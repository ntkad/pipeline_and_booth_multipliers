==> flow/design.v <==
`timescale 1ns / 1ps
module seq_mult_16bit (
    input  wire         clk,        
    input  wire         rst_n,      
    input  wire         start,      
    input  wire [15:0]  a_in,       
    input  wire [15:0]  b_in,       
    output reg  [31:0]  p_out,      
    output reg         done
);
    localparam S_IDLE = 2'b00;
    localparam S_CALC = 2'b01;
    localparam S_DONE = 2'b10;
    reg [1:0]   state;
    reg [4:0]   count;     
    reg [31:0]  shift_reg;      
    reg [15:0] a_reg;         
    reg        sign_p;   
    wire        a_is_neg;                                  
    wire        b_is_neg;                                  
    wire [15:0] a_abs;                                     
    wire [15:0] b_abs;                                     
    wire [16:0] sum_ext;
    assign a_is_neg = a_in[15];                       
    assign b_is_neg = b_in[15];                       
    assign a_abs    = a_is_neg ? -a_in : a_in;        
    assign b_abs    = b_is_neg ? -b_in : b_in;        
    assign sum_ext = {1'b0, shift_reg[31:16]} + {1'b0, a_reg};           
    always @(posedge clk or negedge rst_n) begin
        if (!rst_n) begin
            state     <= S_IDLE;
            p_out     <= 0;
            done      <= 0;
            count     <= 0;
            shift_reg <= 0;
            a_reg     <= 0;
            sign_p    <= 0;
        end else begin
            case (state)
                S_IDLE: begin
                    done <= 0;
                    if (start) begin
                        p_out     <= 0;       
                        a_reg     <= a_abs;
                        shift_reg <= {16'd0, b_abs};        
                        sign_p    <= a_is_neg ^ b_is_neg;    
                        count     <= 0;
                        state     <= S_CALC;
                    end
                end
                S_CALC: begin                                                              
                    if (shift_reg[0] == 1'b1) begin                                        
                        shift_reg <= { sum_ext, shift_reg[15:1] };                         
                    end else begin                                                         
                        shift_reg <= shift_reg >> 1;                                       
                    end
                    if (count == 15) begin
                        state <= S_DONE;
                    end else begin
                        count <= count + 1;
                    end
                end
                S_DONE: begin
                    p_out <= sign_p ? -shift_reg : shift_reg;
                    done  <= 1;        
                    state <= S_IDLE;   
                end
                default: state <= S_IDLE;
            endcase
        end
    end
endmodule
# Step by step through the tools: seq_mult_16bit
# What the tools print for seq_mult_16bit, step after step.
# Line numbers count from 1 in the design file above.
# Operators: Yosys type, input widths -> output width; for muxes data width and select width s.
# Library cell names are shortened.
# A cell with - has no value.
dict set report design {
  top_module {seq_mult_16bit}
  clock_port {clk}
  lib {sky130hd}
  pvt_corner {tt_025C_1v80}
}

# Word-level counts
# Source: Yosys, flattened and elaborated, memories not mapped. Widths are those after wreduce. Registers that Yosys merges into a memory's read port (data or address) are not register bits. Print and check cells do not count. Equal cells are merged and count once.
dict set report classes {
  n_addsub 5
  n_logic 1
  reduce_logical 8
  eq_ne 6
  n_mux 15
}
# operator count
set ops {}
lappend ops {{$pmux 32 s2} 2}
lappend ops {{$mux 32} 4}
lappend ops {{$neg 16->16} 2}
lappend ops {{$neg 32->32} 1}
lappend ops {{$mux 16} 2}
lappend ops {{$add 16x16->17} 1}
lappend ops {{$pmux 5 s2} 1}
lappend ops {{$mux 5} 2}
lappend ops {{$reduce_and 2->1} 4}
lappend ops {{$ne 2x2->1 const B} 3}
lappend ops {{$add 5x1->5 const B} 1}
lappend ops {{$eq 5x4->1 const B} 1}
lappend ops {{$reduce_bool 2->1} 2}
lappend ops {{$pmux 2 s2} 1}
lappend ops {{$mux 2} 2}
lappend ops {{$reduce_and 3->1} 1}
lappend ops {{$eq 2x1->1 const B} 1}
lappend ops {{$eq 2x2->1 const B} 1}
lappend ops {{$logic_not 2->1} 1}
lappend ops {{$pmux 1 s2} 1}
lappend ops {{$xor 1x1->1} 1}
dict set report bits {
  input_bits 35
  register_bits 89
}

# Logic depth
# Yosys ltp: most cells in a row. Word level: on the elaborated netlist, between registers, memories and ports. Mapped: between sequential cells and ports; inverters and the memories' decode and read muxes count.
dict set report logic_depth {
  ltp_word 4
  ABC_AREA 0
  ltp_mapped 9
  mapped_depth_nobuf 9
}

# Netlist
# The flow's flattened synthesis, as Yosys stat reports it; memories are mapped. The netlist is that of the ABC_AREA named above (0 if unset); the other value can give another one.
dict set report synth_totals {
  buf_cells 30
  mapped_area_mm2 0.0055916
  ffs 90
  mapped_cells 639
}
# cell_type count area_total_um2
set by_type {}
lappend by_type {dfrtp_1 89 2.23E+03}
lappend by_type {o21ai_0 94 470.451}
lappend by_type {xor2_1 49 429.162}
lappend by_type {nand2_1 94 352.838}
lappend by_type {ha_1 21 262.752}
lappend by_type {a21oi_1 32 160.154}
lappend by_type {o31ai_1 19 142.637}
lappend by_type {xnor2_1 16 140.134}
lappend by_type {nor2_1 33 123.869}
lappend by_type {mux2i_1 10 100.096}
lappend by_type {clkbuf_1 26 97.594}
lappend by_type {a22oi_1 11 82.579}
lappend by_type {o41ai_1 8 70.067}
lappend by_type {or3_1 11 68.816}
lappend by_type {inv_1 16 60.058}
lappend by_type {or4_1 8 60.058}
lappend by_type {nand3_1 11 55.053}
lappend by_type {nor3_1 11 55.053}
# Other cell types: 37; their cells: 80.

# Timing after synthesis
# OpenSTA on the mapped netlist: ideal clock, no wires. The path of least setup slack (recovery checks aside). Input and output delay are each 20% of the period. Register names are those of the netlist, which keeps one name where synthesis merged equal registers.
dict set report synth_timing {
  path_kind {reg2reg}
  startpoint {register shift_reg[0]}
  endpoint {register p_out[30]}
  t_arrival_ns 2.549
  slack_ns 1.095
  t_required_ns 3.644
  tclk_ns 3.77
  t_first_pin_ns 0.000
  setup_ns 0.126
  path_stages 10
  path_delay_ns 2.675
  synth_period_reached_ns 2.675
}
# "path_delay_ns" is the arrival time less input delay plus setup time.
# "path_stages": output pins that drive a net of the path, with the launching flip-flop's if there is one; two outputs of one cell count as two.
# "synth_period_reached_ns" is the clock period less the worst setup slack; recovery checks do not enter. This is arithmetic on one report: input and output delays are still those of the set period (20% each).
# Between the ends stands the longest chain of elaborated cells between them, by number of cells; it is not shown to be the way that was timed. Of several equally long chains one is given.
# Each line given opens the expression or statement behind the cell; cells for indexed reads and writes are added by Yosys, which also makes memories of some case tables.
# A register here has more assigning lines than the two given.
dict set report synth_via {
  path_cell_list {dfrtp_1 > clkbuf_1 > inv_1 > ha_1 > or3b_2 > or2_2 > nor4b_2 > nor3_1 > a41o_1 > a221o_1}
  elab_chain_cells 3
  cells_between 3
  lines_between 2
}
# item line_no
set synth_rtl {}
lappend synth_rtl {{start, declared} 16} ;# reg [31:0]  shift_reg;
lappend synth_rtl {{start, assigned} 45} ;# shift_reg <= {16'd0, b_abs};
lappend synth_rtl {{start, assigned} 53} ;# shift_reg <= { sum_ext, shift_reg[15:1] };
lappend synth_rtl {{$neg 32->32} 64} ;# p_out <= sign_p ? -shift_reg : shift_reg;
lappend synth_rtl {{$mux 32} 64}
lappend synth_rtl {{$pmux 32 s2} 39} ;# case (state)
lappend synth_rtl {{end, assigned} 43} ;# p_out     <= 0;
lappend synth_rtl {{end, assigned} 64}
lappend synth_rtl {{end, declared} 8} ;# output reg  [31:0]  p_out,

# Worst path after layout
# Path of least setup slack in the final report of record 1 (OpenROAD, finished layout, wires in). Where an end is a register, its clock arrival counts in the times.
dict set report layout_timing {
  path_kind {reg2reg}
  startpoint {register shift_reg[15]}
  endpoint {register p_out[29]}
  t_arrival_ns 2.82
  path_stages 6
  t_required_ns 2.66
  t_first_pin_ns 0.34
  setup_ns 0.06
  slack_ns -0.16
  tclk_ns 2.37
}
# Between the ends stands the longest chain of elaborated cells between them, by number of cells; it is not shown to be the way that was timed. Of several equally long chains one is given.
# A register here has more assigning lines than the two given.
dict set report layout_via {
  path_cell_list {dfrtp_1 > or4_4 > or4b_4 > or4b_4 > or3_1 > nand3_1}
  elab_chain_cells 3
  cells_between 3
  lines_between 2
}
# item line_no
set layout_rtl {}
lappend layout_rtl {{start, declared} 16} ;# reg [31:0]  shift_reg;
lappend layout_rtl {{start, assigned} 45} ;# shift_reg <= {16'd0, b_abs};
lappend layout_rtl {{start, assigned} 53} ;# shift_reg <= { sum_ext, shift_reg[15:1] };
lappend layout_rtl {{$neg 32->32} 64} ;# p_out <= sign_p ? -shift_reg : shift_reg;
lappend layout_rtl {{$mux 32} 64}
lappend layout_rtl {{$pmux 32 s2} 39} ;# case (state)
lappend layout_rtl {{end, assigned} 43} ;# p_out     <= 0;
lappend layout_rtl {{end, assigned} 64}
lappend layout_rtl {{end, declared} 8} ;# output reg  [31:0]  p_out,

Lab notebook: seq_mult_16bit

Module seq_mult_16bit, platform sky130hd: 2 stored runs of the flow (Yosys, OpenROAD) with differing settings, in no particular order. Input and output delays are each 20% of the period that was set; the output load is 0.01 pF.
"period_reached_ns" means the clock period less the worst setup slack. The figure is calculated, with input and output delays left at 20% of the set period.
"worst_path_allowed_less_slack_ns" = time allowed to the worst setup path (clock period - input delay - output delay, where it has them) - its slack; a late launch clock adds to it, a late capture clock takes from it.
"power.total_uw" rests on the timing tool's default activity at the inputs, not on a simulated workload.

[flow] record 1: files
==> flow/run.sh <==
#!/bin/bash
# the make line also repeats the synthesis and layout settings of config.mk as NAME=value (left out here)
make -C /OpenROAD-flow-scripts/flow DESIGN_CONFIG=/design/flow/config.mk WORK_HOME=/design/flow/orfs CLKGATE_MAP_FILE= finish
==> flow/config.mk <==
export PLATFORM = sky130hd
export DESIGN_NAME = seq_mult_16bit
export DESIGN_NICKNAME = seq_mult_16bit
export VERILOG_FILES = /design/flow/design.v
export SDC_FILE = /design/flow/constraint.sdc
export NUM_CORES = 4
export LEC_CHECK = 0
export ABC_AREA = 0
export CAP_MARGIN = 20
export CELL_PAD_IN_SITES_GLOBAL_PLACEMENT = 3
export CORE_ASPECT_RATIO = 0.82
export CORE_MARGIN = 4
export CORE_UTILIZATION = 36
export GPL_TIMING_DRIVEN = 1
export MIN_ROUTING_LAYER = met1
export PLACE_DENSITY_LB_ADDON = 0.27
export SETUP_SLACK_MARGIN = 0.59
export SLEW_MARGIN = 20
export TNS_END_PERCENT = 5
==> flow/constraint.sdc <==
create_clock -name core_clock -period 2.37 [get_ports {clk}]
set_input_delay 0.4740 -clock core_clock [delete_from_list [all_inputs] [get_ports {clk}]]
set_output_delay 0.4740 -clock core_clock [all_outputs]
set_load 0.01 [all_outputs]

[flow] record 1: metrics
[metrics] post_synth_area_mm2 = 0.0055916
[metrics] design.die.area_mm2 = 0.0176001
[metrics] final_cell_area_mm2 = 0.0078363
[metrics] utilization_frac = 0.525
[metrics] final_setup_ws_ns = -0.159
[metrics] tns_ns = -0.559
[metrics] power.total_uw = 9243
[metrics] period_reached_ns = 2.529
[metrics] worst_path_allowed_less_slack_ns = 2.53
[metrics] critical_path_type = reg2reg

[flow] record 2: files
==> flow/run.sh <==
#!/bin/bash
# the make line also repeats the synthesis and layout settings of config.mk as NAME=value (left out here)
make -C /OpenROAD-flow-scripts/flow DESIGN_CONFIG=/design/flow/config.mk WORK_HOME=/design/flow/orfs CLKGATE_MAP_FILE= finish
==> flow/config.mk <==
export PLATFORM = sky130hd
export DESIGN_NAME = seq_mult_16bit
export DESIGN_NICKNAME = seq_mult_16bit
export VERILOG_FILES = /design/flow/design.v
export SDC_FILE = /design/flow/constraint.sdc
export NUM_CORES = 4
export LEC_CHECK = 0
export CAP_MARGIN = 20
export CORE_MARGIN = 2
export CORE_UTILIZATION = 40
export SETUP_SLACK_MARGIN = 0.39
export SLEW_MARGIN = 20
==> flow/constraint.sdc <==
create_clock -name core_clock -period 2.75 [get_ports {clk}]
set_input_delay 0.5500 -clock core_clock [delete_from_list [all_inputs] [get_ports {clk}]]
set_output_delay 0.5500 -clock core_clock [all_outputs]
set_load 0.01 [all_outputs]

[flow] record 2: metrics
[metrics] post_synth_area_mm2 = 0.0055916
[metrics] design.die.area_mm2 = 0.0149402
[metrics] final_cell_area_mm2 = 0.0070192
[metrics] utilization_frac = 0.51
[metrics] final_setup_ws_ns = 0.206
[metrics] tns_ns = 0.000
[metrics] power.total_uw = 7182
[metrics] period_reached_ns = 2.544
[metrics] worst_path_allowed_less_slack_ns = 2.54
[metrics] critical_path_type = reg2reg
