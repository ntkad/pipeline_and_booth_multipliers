==> flow/design.v <==
`timescale 1ns / 1ps
module booth_mult_16bit (
    input  wire         clk,        
    input  wire         rst_n,      
    input  wire         start,      
    input  wire [15:0]  a_in,       
    input  wire [15:0]  b_in,       
    output reg  [31:0]  p_out,      
    output reg          done    
);
    localparam S_IDLE = 2'b00;
    localparam S_CALC = 2'b01;
    localparam S_DONE = 2'b10;
    reg [1:0]   state;
    reg [4:0]   count;     
    reg [15:0]  m_reg;          
    reg [32:0]  shift_reg;      
    reg [15:0]  next_sum; 
    reg [1:0]   booth_bits;
    always @(posedge clk or negedge rst_n) begin
        if (!rst_n) begin
            state     <= S_IDLE;
            p_out     <= 0;
            done      <= 0;
            count     <= 0;
            shift_reg <= 0;
            m_reg     <= 0;
        end else begin
            case (state)
                S_IDLE: begin
                    done <= 0;
                    if (start) begin
                        p_out     <= 0;
                        m_reg     <= a_in;
                        shift_reg <= {16'd0, b_in, 1'b0}; 
                        count     <= 0;
                        state     <= S_CALC;
                    end
                end
                S_CALC: begin
                    booth_bits = shift_reg[1:0];
                    case (booth_bits)
                        2'b01 : next_sum = shift_reg[32:17] + m_reg;  
                        2'b10 : next_sum = shift_reg[32:17] - m_reg;  
                        default: next_sum = shift_reg[32:17];         
                    endcase
                    shift_reg <= {next_sum[15], next_sum, shift_reg[16:1]};
                    if (count == 15) begin
                        state <= S_DONE;
                    end else begin
                        count <= count + 1;
                    end
                end
                S_DONE: begin
                    p_out <= shift_reg[32:1]; 
                    done  <= 1;        
                    state <= S_IDLE;   
                end
                default: state <= S_IDLE;
            endcase
        end
    end
endmodule
==> Step by step through the tools: booth_mult_16bit <==
What the tools print for booth_mult_16bit, step after step.
Lines are those of the file above, counted from 1.
Operators: Yosys type, input widths -> output width; for muxes data width and select width s.
Cell names lack the library's common part.
{ "setup": {"top_module": "booth_mult_16bit", "clk_port": "clk", "lib": "sky130hd", "pvt_corner": "tt_025C_1v80"} }

==> Word-level counts <==
Yosys after proc, flatten, opt, wreduce and memory -nomap, before mapping. Memory bits, and registers merged into a memory's read port (data or address), are not among the register bits. Print and check cells are not counted. Equal cells are merged and count once.
{ "op_classes": {"reduce_and_logical": 8, "add_sub_neg": 3, "eq_ne": 8, "n_mux": 12} }
{ "op_table": {"columns": ["operator", "n"], "rows": [
  ["$pmux 33 s2", 1],
  ["$pmux 32 s2", 1],
  ["$mux 33", 1],
  ["$pmux 16 s2", 1],
  ["$mux 32", 1],
  ["$add 16x16->16", 1],
  ["$sub 16x16->16", 1],
  ["$pmux 5 s2", 1],
  ["$mux 5", 2],
  ["$reduce_and 2->1", 4],
  ["$ne 2x2->1 const B", 3],
  ["$add 5x1->5 const B", 1],
  ["$eq 5x4->1 const B", 1],
  ["$eq 2x1->1 const B", 2],
  ["$eq 2x2->1 const B", 2],
  ["$reduce_bool 2->1", 2],
  ["$pmux 2 s2", 1],
  ["$mux 2", 2],
  ["$reduce_and 3->1", 1],
  ["$logic_not 2->1", 1],
  ["$pmux 1 s2", 1]
]} }
{ "bits": {"inputBits": 35, "reg_bits": 89, "elab_cells": 37, "out_inout_bits": 33} }

==> Longest topological paths <==
Longest topological path by Yosys (ltp), each cell counted once; first at word level (registers and memories cut), then after technology mapping (sequential cells cut; the memories' decode and read muxes count).
{ "depth": {"depth_word": 3, "ABC_AREA": 0, "ltp_mapped": 15, "ltp_nobuf": 15} }

==> After synthesis <==
Source: synth_stat.txt of the flow (Yosys; design flattened, memories mapped). It holds for the ABC_AREA given above (unset counts as 0); a run with the other value may have another netlist.
{ "types": {"columns": ["cell", "n", "type_area_um2"], "rows": [
  ["dfrtp_1", 87, 2.18E+03],
  ["a22o_1", 40, 350.336],
  ["ha_1", 19, 237.728],
  ["o21ai_0", 43, 215.206],
  ["mux2_2", 17, 191.434],
  ["mux2i_1", 18, 180.173],
  ["xnor2_1", 20, 175.168],
  ["nand2_1", 36, 135.13],
  ["a21oi_1", 20, 100.096],
  ["nor2_1", 22, 82.579],
  ["clkbuf_1", 20, 75.072],
  ["a32oi_1", 7, 61.309],
  ["xor2_1", 7, 61.309],
  ["inv_1", 16, 60.058],
  ["nor3_1", 7, 35.034],
  ["nand2b_1", 5, 31.28],
  ["a21o_1", 4, 30.029],
  ["dfstp_2", 1, 26.275]
]} }
Not listed: further types 34, cells in them 47.
{ "mapped": {"ff_cells": 88, "seqArea_um2": 2203.4, "buf_cells": 23, "mapped_area_um2": 4608.2, "stdcells": 436} }

==> Timing after synthesis <==
Path of least setup slack by OpenSTA after synthesis, without wires, with an ideal clock, recovery checks aside; 20% of the period is set as input and as output delay. Where synthesis merged equal registers, the netlist keeps one of their names.
{ "synth_timing": {"kind": "register to register", "from": "reg shift_reg[0]", "to": "reg shift_reg[31]", "tclk_ps": 2740, "n_path_buf": 1, "t_required_ps": 2675, "arrival_ps": 2833, "t_first_pin_ps": 0, "path_slack_ps": -157, "setup_ps": 65, "stages": 13, "path_delay_ps": 2898, "period_less_setup_slack_ps": 2897} }
"path_delay_ps" is the arrival time less input delay plus setup time.
"stages": output pins that drive a net of the path, with the launching flip-flop's if there is one; two outputs of one cell count as two.
"period_less_setup_slack_ps" = period - worst setup slack (recovery checks aside). The figure is calculated, with input and output delays left at 20% of the set period.
Between the ends stands the longest chain of elaborated cells between them, by number of cells; it is not shown to be the way that was timed. Of several equally long chains one is given.
A line is the first line of the expression or statement that the cell stems from. Yosys adds cells for indexed reads and writes and turns some case tables into memories.
At most two assigning lines are given for a register; there are more.
{ "synth_between": {"cell_sequence": "dfrtp_1 > inv_1 > ha_1 > clkbuf_1 > mux2i_1 > ha_1 > or2b_1 > a21oi_2 > o211ai_2 > a2111oi_2 > o32a_2 > o32a_1 > nand2_1", "elab_chain_cells": 3, "cells_between": 4, "lines_between": 2, "cone_classes": "eq/ne: 2; mux: 2"} }
{ "synth_rtl": {"columns": ["item", "line_no", "text"], "rows": [
  ["start, declared", 17, "reg [32:0]  shift_reg;"],
  ["start, assigned", 35, "shift_reg <= {16'd0, b_in, 1'b0};"],
  ["start, assigned", 47, "shift_reg <= {next_sum[15], next_sum, shift_reg[16:1]};"],
  ["$eq 2x2->1", 42, "case (booth_bits)"],
  ["$pmux 16 s2", 42, null],
  ["$pmux 33 s2", 29, "case (state)"],
  ["end, assigned", 35, null],
  ["end, assigned", 47, null],
  ["end, declared", 17, null]
]} }

==> Timing after layout <==
From the final timing report of job 1: the path of least setup slack in the routed layout; clock arrival at registers is part of the times.
The report prints the path's times to 10 ps; the period is as set.
{ "layout_timing": {"kind": "register to register", "from": "reg m_reg[6]", "to": "reg shift_reg[28]", "t_first_pin_ps": 350, "n_path_buf": 0, "tclk_ps": 3490, "t_required_ps": 3730, "path_slack_ps": 320, "arrival_ps": 3420, "setup_ps": 110, "stages": 13} }
Between the ends stands the longest chain of elaborated cells between them, by number of cells; it is not shown to be the way that was timed. Of several equally long chains one is given.
At most two assigning lines are given for a register; there are more.
{ "layout_between": {"cell_sequence": "dfrtp_1 > or4_4 > nor2b_4 > a21oi_1 > xnor2_1 > ha_1 > nand2_1 > o211ai_1 > a21oi_1 > a311oi_1 > xnor2_1 > o21ai_0 > a22o_1", "elab_chain_cells": 3, "cells_between": 4, "lines_between": 4, "cone_classes": "add/sub: 2; mux: 2"} }
{ "layout_rtl": {"columns": ["item", "line_no", "text"], "rows": [
  ["start, declared", 16, "reg [15:0]  m_reg;"],
  ["start, assigned", 27, "m_reg     <= 0;"],
  ["start, assigned", 34, "m_reg     <= a_in;"],
  ["$sub 16x16->16", 44, "2'b10 : next_sum = shift_reg[32:17] - m_reg;"],
  ["$pmux 16 s2", 42, "case (booth_bits)"],
  ["$pmux 33 s2", 29, "case (state)"],
  ["end, assigned", 35, "shift_reg <= {16'd0, b_in, 1'b0};"],
  ["end, assigned", 47, "shift_reg <= {next_sum[15], next_sum, shift_reg[16:1]};"],
  ["end, declared", 17, "reg [32:0]  shift_reg;"]
]} }

FLOW RESULTS
============

Module booth_mult_16bit, platform sky130hd: 2 stored runs of the flow (Yosys, OpenROAD) with differing settings, in no particular order. Input and output delays are each 20% of the period that was set; the output load is 0.01 pF.
"clock_period_reached_ps" is the run's clock period less its worst setup slack. It is reckoned from that one timing run; input and output delays stay at 20% of the period that was set.
"critical_path_time_ps": the worst setup path's part of the clock period (all of it between registers, 20% less for each end at a port) less its slack. A launch clock that arrives late makes it longer, a capture clock that arrives late makes it shorter.
"critical_path_time_ps" is given in steps of 10 ps.

Job 1
==> flow/run.sh <==
#!/bin/bash
# the make line also repeats the synthesis and layout settings of config.mk as NAME=value (left out here)
make -C /OpenROAD-flow-scripts/flow DESIGN_CONFIG=/design/flow/config.mk WORK_HOME=/design/flow/orfs CLKGATE_MAP_FILE= finish
==> flow/config.mk <==
export PLATFORM = sky130hd
export DESIGN_NAME = booth_mult_16bit
export DESIGN_NICKNAME = booth_mult_16bit
export VERILOG_FILES = /design/flow/design.v
export SDC_FILE = /design/flow/constraint.sdc
export NUM_CORES = 4
export LEC_CHECK = 0
export CAP_MARGIN = 20
export CORE_MARGIN = 9
export CORE_UTILIZATION = 36
export CTS_CLUSTER_SIZE = 15
export GPL_ROUTABILITY_DRIVEN = 0
export GPL_TIMING_DRIVEN = 1
export HOLD_SLACK_MARGIN = 0.14
export MAX_ROUTING_LAYER = met4
export MIN_ROUTING_LAYER = met2
export PLACE_DENSITY = 0.9
export SETUP_SLACK_MARGIN = 0.23
export SLEW_MARGIN = 20
==> flow/constraint.sdc <==
create_clock -name core_clock -period 3.49 [get_ports {clk}]
set_input_delay 0.6980 -clock core_clock [delete_from_list [all_inputs] [get_ports {clk}]]
set_output_delay 0.6980 -clock core_clock [all_outputs]
set_load 0.01 [all_outputs]

==> results of job 1, as JSON <==
{
  "worstSetupSlack_ps": 315,
  "final_util_pct": 47.9,
  "critical_path_time_ps": 3170,
  "worstPathKind": "register to register",
  "clock_period_reached_ps": 3175,
  "design.die.area_um2": 17197.7,
  "synthesis_area_um2": 4608.2,
  "setupTns_ps": 0,
  "post_route_stdcell_area_um2": 5876.9
}

Job 2
==> flow/run.sh <==
#!/bin/bash
# the make line also repeats the synthesis and layout settings of config.mk as NAME=value (left out here)
make -C /OpenROAD-flow-scripts/flow DESIGN_CONFIG=/design/flow/config.mk WORK_HOME=/design/flow/orfs CLKGATE_MAP_FILE= finish
==> flow/config.mk <==
export PLATFORM = sky130hd
export DESIGN_NAME = booth_mult_16bit
export DESIGN_NICKNAME = booth_mult_16bit
export VERILOG_FILES = /design/flow/design.v
export SDC_FILE = /design/flow/constraint.sdc
export NUM_CORES = 4
export LEC_CHECK = 0
export ABC_AREA = 1
export CAP_MARGIN = 15
export CELL_PAD_IN_SITES_DETAIL_PLACEMENT = 2
export CELL_PAD_IN_SITES_GLOBAL_PLACEMENT = 3
export CORE_MARGIN = 9
export CORE_UTILIZATION = 36
export HOLD_SLACK_MARGIN = 0.08
export PLACE_DENSITY_LB_ADDON = 0.16
export SLEW_MARGIN = 20
==> flow/constraint.sdc <==
create_clock -name core_clock -period 2.13 [get_ports {clk}]
set_input_delay 0.4260 -clock core_clock [delete_from_list [all_inputs] [get_ports {clk}]]
set_output_delay 0.4260 -clock core_clock [all_outputs]
set_load 0.01 [all_outputs]

==> results of job 2, as JSON <==
{
  "worstSetupSlack_ps": -722,
  "final_util_pct": 53.8,
  "critical_path_time_ps": 2850,
  "worstPathKind": "register to register",
  "clock_period_reached_ps": 2852,
  "design.die.area_um2": 18782.7,
  "synthesis_area_um2": 5102.4,
  "setupTns_ps": -7166,
  "post_route_stdcell_area_um2": 7465.9
}
